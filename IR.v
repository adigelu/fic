==> flow/design.v <==
module IR(
  input [15:0] in,  
  input clk,rst,w,
  output reg [15:0] out,
  output reg [5:0] opcode,
  output reg RA,
  output reg [9:0] BA,
  output reg [8:0] IMM,
  output reg [1:0] RA_stack
);
always @(posedge clk, negedge rst) begin
    if (!rst) begin  
      out <= 16'd0;
      RA <= 1'd0;
      BA <= 10'd0;
      IMM <= 9'd0;
      RA_stack <= 2'd0;
  end
    else if (w) begin  
      out <= in;
      opcode <= in[15:10];  
      RA <= in[9];
      RA_stack <= in[9:8];
      BA <= in[9:0];
      IMM <= in[8:0];
    end
end
endmodule      
# Step by step through the tools: IR
# Tool output for the design above, in the order of the flow.
# Line numbers count from 1 in the design file above.
# Operators: Yosys type, input widths -> output width; for muxes data width and select width s.
# Not given: --
[design]
top_module = "IR"
clock = "clk"
cell_library = "sky130hd"
lib_corner = "tt_025C_1v80"

# Word-level counts
# Counts by Yosys on the flattened word-level netlist (proc, flatten, opt, wreduce; memories kept). Register bits leave out memories and registers merged into their read ports (data or address); mux counts leave out enables and synchronous resets folded into registers. Print and check cells are left out. Cells with the same type and inputs are merged into one.
[bits]
ff_bits = 44
input_bits = 19
out_inout_bits = 44
word_cells = 7
[op_classes]
reduce_logical = 1
[op_table]
columns = ["cell", "n"]
rows = [
  ["$reduce_and 2->1", 1],
]

# Depth
# Depth = most cells in a row (Yosys ltp): at word level without a register or memory, in the mapped netlist without a sequential cell, where the memories' decode and read muxes count.
[depth]
depth_word = 1
ABC_AREA = 0
depth_mapped = 3
ltp_nobuf = 1

# After synthesis
# Yosys stat after the flow's synthesis: flattened, memories mapped to cells. It holds for the ABC_AREA given above (unset counts as 0); a run with the other value may have another netlist.
[by_type]
columns = ["cell", "n", "type_area_um2"]
rows = [
  ["sky130_fd_sc_hd__dfrtp_1", 16, 400.384],
  ["sky130_fd_sc_hd__edfxtp_1", 6, 180.173],
  ["sky130_fd_sc_hd__buf_4", 22, 165.158],
  ["sky130_fd_sc_hd__mux2_4", 9, 135.13],
  ["sky130_fd_sc_hd__mux2_2", 7, 78.826],
  ["sky130_fd_sc_hd__buf_12", 1, 20.019],
  ["sky130_fd_sc_hd__buf_6", 1, 11.261],
  ["sky130_fd_sc_hd__and2_2", 1, 7.507],
]
[mapped]
mapped_cells = 63
yosys_area_um2 = 998.5
seq_area_um2 = 580.6
flip_flops = 22
buf_cells = 24

# Path before layout
# Path of least setup slack by OpenSTA after synthesis, without wires, with an ideal clock, recovery checks aside; 20% of the period is set as input and as output delay. Where synthesis merged equal registers, the netlist keeps one of their names.
[synth_path]
kind = "in2reg"
from = "input port w"
to = "register opcode[0]"
clock_period_ns = 1.01
in_delay_ns = 0.202
setup_ns = 0.304
t_first_pin_ns = 0.202
arrival_time_ns = 0.646
required_ns = 0.706
setup_slack_ns = 0.060
path_delay_ns = 0.748
path_stages = 3
path_buffers = 2
period_less_setup_slack_ns = 0.95
# "path_delay_ns" = arrival - input delay + setup time.
# "path_stages" counts driving pins, that of a launching flip-flop among them; a cell with two outputs on the path counts twice.
# "period_less_setup_slack_ns" = period - worst setup slack (recovery checks aside). The figure is calculated, with input and output delays left at 20% of the set period.
# Between the ends stands the longest chain of elaborated cells between them, by number of cells; it is not shown to be the way that was timed. Of several equally long chains one is given.
# A line is the first line of the expression or statement that the cell stems from. Yosys adds cells for indexed reads and writes and turns some case tables into memories.
[synth_between]
cell_sequence = "sky130_fd_sc_hd__buf_6 sky130_fd_sc_hd__buf_12 sky130_fd_sc_hd__and2_2"
elab_chain_cells = 1
cone_cells = 1
cone_lines = 0
cone_classes = "reduce/logical: 1"
[synth_rtl]
columns = ["element", "line", "rtl"]
rows = [
  ["from (decl)", 3, "input clk,rst,w,"],
  ["$reduce_and 2->1", "--", ""],
  ["to (assign)", 21, "opcode <= in[15:10];"],
  ["to (decl)", 5, "output reg [5:0] opcode,"],
]

# Worst path after layout
# From the final timing report of stored run 2: the path of least setup slack in the routed layout; clock arrival at registers is part of the times.
[layout_path]
kind = "reg2out"
from = "register BA[5]"
to = "output port BA[5]"
clock_period_ns = 1.07
out_delay_ns = 0.21
t_first_pin_ns = 0.25
arrival_time_ns = 0.91
required_ns = 0.86
setup_slack_ns = -0.06
path_stages = 3
path_buffers = 2
[layout_between]
cell_sequence = "sky130_fd_sc_hd__dfrtp_1 sky130_fd_sc_hd__buf_6 sky130_fd_sc_hd__buf_6"
elab_chain_cells = 0
cone_cells = 0
cone_lines = 0
[layout_rtl]
columns = ["element", "line", "rtl"]
rows = [
  ["from (decl)", 7, "output reg [9:0] BA,"],
  ["from (assign)", 15, "BA <= 10'd0;"],
  ["from (assign)", 24, "BA <= in[9:0];"],
  ["to (decl)", 7, ""],
]

# Stored flow runs of IR (2 of them; Yosys, OpenROAD, sky130hd). They differ in their settings and are not a sequence. Constraints: input delay and output delay 20% of the set period each, output load 0.01 pF.
# "achieved_period_ns": clock period set for the run, less the worst setup slack. It is reckoned from that one timing run; input and output delays stay at 20% of the period that was set.
# By "worst_setup_path_time_ns" is meant the share of the clock period that the worst setup path is allowed (20% is reserved at inputs, 20% at outputs), minus its slack. Clock arrival times at its registers enter into it.
# "power.total_uw" is the tool's figure for a default switching activity; nothing was simulated.

[[run]]
name = "stored run 1"
[run.settings]
period_ns = 0.841
CORE_UTILIZATION = 63
PLACE_DENSITY_LB_ADDON = 0.16
CORE_MARGIN = 4
CELL_PAD_IN_SITES_GLOBAL_PLACEMENT = 0
CTS_CLUSTER_SIZE = 34
CAP_MARGIN = 30
SLEW_MARGIN = 40
[run.results]
outcome = "did not finish, placement stopped with DPL-0033"

[[run]]
name = "stored run 2"
[run.settings]
period_ns = 1.07
CORE_UTILIZATION = 32
SETUP_SLACK_MARGIN = -0.05
PLACE_DENSITY_LB_ADDON = 0.08
CORE_ASPECT_RATIO = 0.83
CELL_PAD_IN_SITES_DETAIL_PLACEMENT = 0
MIN_ROUTING_LAYER = "met1"
CAP_MARGIN = 20
CORE_MARGIN = 2
SLEW_MARGIN = 20
[run.results]
power.total_uw = 2293
post_route_stdcell_area_um2 = 1520.2
synth_area_um2 = 998.5
fin_util_frac = 0.511
worst_setup_path_time_ns = 0.91
worstPathKind = "reg2out"
final_die_area_um2 = 3584.9
achieved_period_ns = 1.128
setupTns_ns = -0.399
final_setup_ws_ns = -0.058
